==> flow/design.v <==
module COFFEE_VENDING_WITH_COUNT(clk,rst,coffee,amt,count);
    input clk,rst;
    input [4:0]amt;
    output reg [1:0]coffee;
    output reg [2:0]count=3'b000;
    parameter IDLE = 5'b00000,
              RS5  = 5'b00001,
              RS10 = 5'b00010,
              RS15 = 5'b00011,
              RS20 = 5'b00100;
    reg [4:0]state;
    always @(posedge clk or negedge rst)
    begin
        if(!rst)
        state<=IDLE;
        else
        begin
            case(state)
                IDLE:
                begin
                    coffee<=2'b00;
                    if(amt==5'b00101)
                    state<=RS5;
                    else if(amt==5'b01010)
                    state<=RS10;
                    else if(amt==5'b01111)
                    state<=RS15;
                    else if(amt==5'b10100)
                    state<=RS20;
                    else
                    state<=IDLE;
                end
                RS5:
                begin
                    coffee<=2'b00;
                    if(amt==5'b00101)
                    state<=RS10;
                    else if(amt==5'b01010)
                    state<=RS15;
                    else if(amt==5'b01111)
                    state<=RS20;
                    else
                    state<=RS5;
                end
                RS10:
                begin
                    coffee<=2'b00;
                    if(amt==5'b00101)
                    state<=RS15;
                    else if(amt==5'b01010)
                    state<=RS20;
                    else
                    state<=RS10;
                end
                RS15:
                begin
                    coffee<=2'b00;
                    if(amt==5'b00101)
                    state<=RS20;
                    else
                    state<=RS15;
                end
                RS20:
                begin
                    coffee<=2'b01;
                    state<=IDLE;
                    count=count+1;
                end
                default:
                state<=IDLE;
                endcase
        end
    end
endmodule
### Reports on COFFEE_VENDING_WITH_COUNT

The steps from the RTL of COFFEE_VENDING_WITH_COUNT to its reports follow in flow order.
Line numbers count from 1 in the design file above.
Operators carry their Yosys type and port widths (W data, S select, Z words).
Not given: n/a

| set-up | value |
|---|---|
| top | COFFEE_VENDING_WITH_COUNT |
| clock port | clk |
| library | sky130hd |
| corner | tt_025C_1v80 |

### Word-level counts

Counts by Yosys on the flattened word-level netlist (proc, flatten, opt, wreduce; memories kept). Register bits leave out memories and registers merged into their read ports (data or address). Print and check cells are left out. Cells with the same type and inputs are merged into one.

| word-level totals | value |
|---|---|
| register bits | 10 |
| input port bits | 7 |
| output and inout port bits | 5 |
| cells after elaboration | 29 |

| operators by class | value |
|---|---|
| add/sub/neg operators | 1 |
| equal/unequal tests | 8 |
| multiplexer cells | 12 |
| reductions and logical operators | 5 |

Operators with widths:

| cell | count |
|---|---|
| $mux W3 | 10 |
| $pmux W5 S4 | 1 |
| $eq A5 B2 Y1 const B | 2 |
| $eq A5 B3 Y1 const B | 2 |
| $eq A5 B4 Y1 const B | 2 |
| $eq A5 B1 Y1 const B | 1 |
| $eq A5 B5 Y1 const B | 1 |
| $logic_not A5 Y1 | 1 |
| $reduce_and A2 Y1 | 2 |
| $reduce_or A4 Y1 | 1 |
| $pmux W2 S2 | 1 |
| $add A3 B1 Y3 const B | 1 |
| $reduce_bool A2 Y1 | 1 |

### Logic depth

Depth = most cells in a row (Yosys ltp): at word level without a register or memory, in the mapped netlist without a sequential cell, where the memories' decode and read muxes count.

| logic depth | value |
|---|---|
| depth in word-level cells | 6 |
| ABC_AREA | 1 |
| depth in mapped cells | 6 |
| depth with buffers taken out | 5 |

### Netlist

Source: synth_stat.txt of the flow (Yosys; design flattened, memories mapped). It holds for the ABC_AREA given above (unset counts as 0); a run with the other value may have another netlist.
The area totals of this step are shown rounded.

Cells by type:

| cell type | count | total area (um2) |
|---|---|---|
| sky130_fd_sc_hd__edfxtp_1 | 4 | 120.115 |
| sky130_fd_sc_hd__dfrtp_1 | 4 | 100.096 |
| sky130_fd_sc_hd__nand4_1 | 13 | 81.328 |
| sky130_fd_sc_hd__dfstp_2 | 1 | 26.275 |
| sky130_fd_sc_hd__nand3_1 | 5 | 25.024 |
| sky130_fd_sc_hd__nand2_1 | 6 | 22.522 |
| sky130_fd_sc_hd__nand3_2 | 2 | 20.019 |
| sky130_fd_sc_hd__inv_2 | 4 | 15.014 |
| sky130_fd_sc_hd__nor2_1 | 4 | 15.014 |
| sky130_fd_sc_hd__ha_1 | 1 | 12.512 |
| sky130_fd_sc_hd__nor2_2 | 2 | 12.512 |
| sky130_fd_sc_hd__buf_6 | 1 | 11.261 |
| sky130_fd_sc_hd__inv_1 | 3 | 11.261 |
| sky130_fd_sc_hd__nor2_4 | 1 | 11.261 |
| sky130_fd_sc_hd__xor2_1 | 1 | 8.758 |
| sky130_fd_sc_hd__buf_4 | 1 | 7.507 |
| sky130_fd_sc_hd__o21bai_1 | 1 | 7.507 |
| sky130_fd_sc_hd__o21ai_0 | 1 | 5.005 |
| sky130_fd_sc_hd__conb_1 | 1 | 3.754 |

| synthesis totals | value |
|---|---|
| cell count | 56 |
| chip area (Yosys) | 520 um2 |
| sequential area | 250 um2 |
| mapped flip-flops | 9 |
| buffer cells | 2 |

### Path before layout

Path of least setup slack by OpenSTA after synthesis, without wires, with an ideal clock, recovery checks aside; 20% of the period is set as input and as output delay. Where synthesis merged equal registers, the netlist keeps one of their names.

| timing path post-synthesis | value |
|---|---|
| path type | register to register |
| start point | reg count[0] |
| end point | reg count[2] |
| clock period | 1,230 ps |
| library setup time | 263 ps |
| launch time at the first pin | 0 ps |
| arrival | 808 ps |
| required time | 967 ps |
| slack | 159 ps |
| delay of the path | 1,071 ps |
| stages on the path | 3 |
| buffers on the path | 0 |
| synthesis period reached | 1,071 ps |

"delay of the path" is the arrival time less input delay plus setup time.
"stages on the path": output pins that drive a net of the path, with the launching flip-flop's if there is one; two outputs of one cell count as two.
"synthesis period reached" is the clock period less the worst setup slack; recovery checks do not enter. This is arithmetic on one report: input and output delays are still those of the set period (20% each).
Between the ends stands the longest chain of elaborated cells between them, by number of cells; it is not shown to be the way that was timed. Of several equally long chains one is given.
A line is the first line of the expression or statement that the cell stems from. Yosys adds cells for indexed reads and writes and turns some case tables into memories.

| between the ends, post-synthesis | value |
|---|---|
| path through | sky130_fd_sc_hd__edfxtp_1 > sky130_fd_sc_hd__ha_1 > sky130_fd_sc_hd__xor2_1 |
| cells in the longest elaborated chain | 1 |
| elaborated cells on any way between the ends | 1 |
| source lines of those cells | 1 |
| classes of those cells | add/sub (1) |

Ends and longest elaborated chain, post-synthesis:

| what | RTL line | RTL |
|---|---|---|
| start: declaration | 5 | `output reg [2:0]count=3'b000;` |
| start: assignment | 67 | `count=count+1;` |
| $add A3 B1 Y3 | 67 |  |
| end: assignment | 67 |  |
| end: declaration | 5 |  |

==> runs of COFFEE_VENDING_WITH_COUNT <==
Design COFFEE_VENDING_WITH_COUNT on sky130hd. What follows are 2 stored runs of the flow, each under its own settings; their order means nothing. The constraints put input and output delay at 20% of the set period each and load the outputs with 0.01 pF.
A setting shown as . is not set for that run.

| stored run | period_ns | CORE_UTILIZATION | PLACE_DENSITY | CORE_MARGIN | TNS_END_PERCENT | ABC_AREA | MIN_ROUTING_LAYER | CAP_MARGIN | SLEW_MARGIN | PLACE_DENSITY_LB_ADDON | CELL_PAD_IN_SITES_GLOBAL_PLACEMENT | CELL_PAD_IN_SITES_DETAIL_PLACEMENT | GPL_ROUTABILITY_DRIVEN |
|---|---|---|---|---|---|---|---|---|---|---|---|---|---|
| run 1 | 0.879 | 70 | 0.59 | 2 | 25 | 1 | met2 | 20 | 20 | . | . | . | . |
| run 2 | 1.13 | 49 | . | 9 | 70 | . | . | 30 | 35 | 0.12 | 2 | 2 | 0 |

Run 1: not finished: floorplanning ended with error PDN-0185
Run 2: not finished: placement ended with error FLW-0024
