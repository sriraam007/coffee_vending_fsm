==> flow/design.v <==
module COFFEE_BALANCE(clk,rst,coffee,amt,count,balance);
    input clk,rst;
    input [5:0]amt;
    output reg [1:0]coffee;
    output reg [2:0]count=3'b000;
    output reg [5:0]balance=3'b000000;
    parameter IDLE = 6'b000000,
              RS5  = 6'b000001,
              RS10 = 6'b000010,
              RS15 = 6'b000011,
              RS20 = 6'b000100;
    reg [5:0]state;
    always @(posedge clk or negedge rst)
    begin
        if(!rst)
        state<=IDLE;
        else
        begin
            case(state)
                IDLE:
                begin
                    coffee<=2'b00;
                    if(amt==6'b000101)
                    state<=RS5;
                    else if(amt==6'b001010)
                    state<=RS10;
                    else if(amt==6'b001111)
                    state<=RS15;
                    else if(amt==6'b010100)
                    state<=RS20;
                    else
                    state<=IDLE;
                end
                RS5:
                begin
                    coffee<=2'b00;
                    if(amt==6'b000101)
                    state<=RS10;
                    else if(amt==6'b001010)
                    state<=RS15;
                    else if(amt==6'b001111)
                    state<=RS20;
                    else
                    state<=RS5;
                end
                RS10:
                begin
                    coffee<=2'b00;
                    if(amt==6'b000101)
                    state<=RS15;
                    else if(amt==6'b001010)
                    state<=RS20;
                    else
                    state<=RS10;
                end
                RS15:
                begin
                    coffee<=2'b00;
                    if(amt==6'b000101)
                    state<=RS20;
                    else
                    state<=RS15;
                end
                RS20:
                begin
                    coffee<=2'b01;
                    state<=IDLE;
                    count<=count+1;
                end
                default:
                begin
                    balance <= ((amt)+(6'b101100));
                    state<=RS20;
                end
                endcase
        end
    end
endmodule
* Tool chain data of COFFEE_BALANCE
Tool output for the design above, in the order of the flow.
Lines are those of the file above, counted from 1.
Cell names lack the library's common part.
Not given: --
- Design top :: COFFEE_BALANCE
- Clock :: clk
- Standard-cell library :: sky130hd
- Library corner :: tt_025C_1v80

* Word level
Yosys after proc, flatten, opt, wreduce and memory -nomap, before mapping. Memory bits, and registers merged into a memory's read port (data or address), are not among the register bits. Print and check cells are not counted. Equal cells are merged and count once.
- Register bits :: 17
- Input port bits :: 8
- Output and inout bits :: 11
- Cells after elaboration :: 34
- Add/subtract/negate cells :: 2
- Eq/ne operators :: 8
- Muxes and demuxes :: 12
- Bitwise gates (word level) :: 1
- Reductions and logical operators :: 7
** Operators by type and width (number)
- case mux 6 bit (select 5 bit) :: 1
- two-way mux 3 bit :: 10
- == test 6 x 2 -> 1 bit (second input constant) :: 2
- == test 6 x 3 -> 1 bit (second input constant) :: 2
- == test 6 x 4 -> 1 bit (second input constant) :: 2
- AND reduction 2 bit :: 3
- == test 6 x 1 -> 1 bit (second input constant) :: 1
- == test 6 x 5 -> 1 bit (second input constant) :: 1
- adder 6 bit (second input constant) :: 1
- logical NOT 6 bit :: 1
- OR reduction 5 bit :: 1
- OR reduction 4 bit :: 1
- case mux 2 bit (select 2 bit) :: 1
- adder 3 x 1 -> 3 bit (second input constant) :: 1
- nonzero test 2 bit :: 1
- NOT 1 bit :: 1

* Logic depth
Yosys ltp: most cells in a row. Word level: on the elaborated netlist, between registers, memories and ports. Mapped: between sequential cells and ports; inverters and the memories' decode and read muxes count.
- Depth after elaboration :: 6
- ABC_AREA :: 1
- Depth in mapped cells :: 8
- Gate-level depth less buffers :: 8

* Synthesis result
Source: synth_stat.txt of the flow (Yosys; design flattened, memories mapped). It holds for the ABC_AREA given above (unset counts as 0); a run with the other value may have another netlist.
The area totals of this step are shown rounded.
** Cells by type
- edfxtp_1 :: number 10, total area 300.288 um^2
- dfrtp_1 :: number 4, total area 100.096 um^2
- ha_1 :: number 5, total area 62.56 um^2
- inv_1 :: number 15, total area 56.304 um^2
- nand4_1 :: number 7, total area 43.792 um^2
- nand3_1 :: number 8, total area 40.038 um^2
- dfstp_2 :: number 1, total area 26.275 um^2
- nand2_1 :: number 6, total area 22.522 um^2
- nor2_4 :: number 2, total area 22.522 um^2
- nor2_1 :: number 5, total area 18.768 um^2
- nand3_4 :: number 1, total area 17.517 um^2
- xor2_1 :: number 2, total area 17.517 um^2
- o21bai_1 :: number 2, total area 15.014 um^2
- nand3_2 :: number 1, total area 10.01 um^2
- xnor2_1 :: number 1, total area 8.758 um^2
- buf_4 :: number 1, total area 7.507 um^2
- nor3_1 :: number 1, total area 5.005 um^2
- o21ai_0 :: number 1, total area 5.005 um^2
Other cell types: 2; their cells: 2.
- Cells in the netlist :: 75
- Chip area (Yosys) :: 788 um^2
- Area of sequential cells :: 427 um^2
- Flip-flops :: 15

* Timing after synthesis
OpenSTA on the mapped netlist: ideal clock, no wires. The path of least setup slack (recovery checks aside). Input and output delay are each 20% of the period. Register names are those of the netlist, which keeps one name where synthesis merged equal registers.
- Path type :: register to register
- Start point :: register state
- End point :: register balance[0]
- Clock period :: 1700 ps
- Time at the first pin :: 0 ps
- Data arrival time :: 936 ps
- Data required time :: 1350 ps
- Path slack :: 414 ps
- Delay of the path :: 1286 ps
- Driving pins on the path :: 4
- Synthesis period reached :: 1286 ps
"delay of the path" = arrival - input delay + setup time.
"driving pins on the path" counts driving pins, that of a launching flip-flop among them; a cell with two outputs on the path counts twice.
"synthesis period reached" = period - worst setup slack (recovery checks aside). The figure is calculated, with input and output delays left at 20% of the set period.
An end named without its bit number is one bit of that signal or, where synthesis recoded a state register, one of its new flip-flops.
At most two assigning lines are given for a register; there are more.
- Cell sequence :: dfstp_2 nor3_1 nand3_1 nor2_1
** Ends and longest elaborated chain, post-synthesis
- start: declaration :: RTL line 12 : reg [5:0]state;
- start: assignment :: RTL line 16 : state<=IDLE;
- start: assignment :: RTL line 24 : state<=RS5;
- end: assignment :: RTL line 72 : balance <= ((amt)+(6'b101100));
- end: declaration :: RTL line 6 : output reg [5:0]balance=3'b000000;
No chain of elaborated cells between the ends is given.

* Timing after layout
From the final timing report of flow run A: the path of least setup slack in the routed layout; clock arrival at registers is part of the times.
The report prints the path's times to 10 ps; the period is as set.
- Path type :: input to register
- Start point :: input port rst
- End point :: register balance[1]
- Clock period :: 3010 ps
- Time at the first pin :: 600 ps
- Data arrival time :: 1690 ps
- Data required time :: 2900 ps
- Path slack :: 1220 ps
- Driving pins on the path :: 3
Between the ends stands the longest chain of elaborated cells between them, by number of cells; it is not shown to be the way that was timed. Of several equally long chains one is given.
A line is the first line of the expression or statement that the cell stems from. Yosys adds cells for indexed reads and writes and turns some case tables into memories.
- Cell sequence :: clkdlybuf4s50_1 inv_1 nor2_1
- Length of the longest elaborated chain :: 1
- Elaborated cells on any way between the ends :: 1
- RTL lines with such cells :: 0
- Those cells by class :: reduce/logical (1)
** Ends and longest elaborated chain, post-layout
- start: declaration :: RTL line 2 : input clk,rst;
- AND reduction 2 bit
- end: assignment :: RTL line 72 : balance <= ((amt)+(6'b101100));
- end: declaration :: RTL line 6 : output reg [5:0]balance=3'b000000;

Measured results for COFFEE_BALANCE: 2 stored runs of the Yosys and OpenROAD flow on sky130hd. The settings differ; the order carries no meaning. The constraints put input and output delay at 20% of the set period each and load the outputs with 0.01 pF.
"period achieved": clock period set for the run, less the worst setup slack. It is reckoned from that one timing run; input and output delays stay at 20% of the period that was set.
"total power after layout": no workload was simulated; the value follows from the tool's default switching activity.
Results are given in rounded form.

** Flow run A
- Settings :: period_ns=3.01; CORE_UTILIZATION=17; SETUP_SLACK_MARGIN=0.04; PLACE_DENSITY=0.82; CORE_ASPECT_RATIO=1.16; CELL_PAD_IN_SITES_DETAIL_PLACEMENT=0; TNS_END_PERCENT=65; ABC_AREA=1; GPL_TIMING_DRIVEN=0; CAP_MARGIN=0; MIN_ROUTING_LAYER=met1; MAX_ROUTING_LAYER=met4; CORE_MARGIN=2; SLEW_MARGIN=20
- Standard-cell area of the final layout :: 1,070 um^2
- Utilization :: 24.3 %
- Synthesized cell area :: 788 um^2
- Total die area :: 5,200 um^2
- Period achieved :: 1,794 ps
- Setup slack of the worst path :: 1,220 ps
- Total power after layout :: 0.525 mW

** Flow run B
- Settings :: period_ns=1.29; CORE_UTILIZATION=21; PLACE_DENSITY_LB_ADDON=0.19; CELL_PAD_IN_SITES_GLOBAL_PLACEMENT=0; ABC_AREA=1; CTS_CLUSTER_SIZE=10; CTS_CLUSTER_DIAMETER=199; CAP_MARGIN=10; MIN_ROUTING_LAYER=met2; MAX_ROUTING_LAYER=met5; CORE_MARGIN=2; SLEW_MARGIN=20
- Standard-cell area of the final layout :: 1,180 um^2
- Total power after layout :: 1.29 mW
- Total die area :: 4,260 um^2
- Utilization :: 32.6 %
- Period achieved :: 1,228 ps
- Synthesized cell area :: 788 um^2
- Setup slack of the worst path :: 62 ps
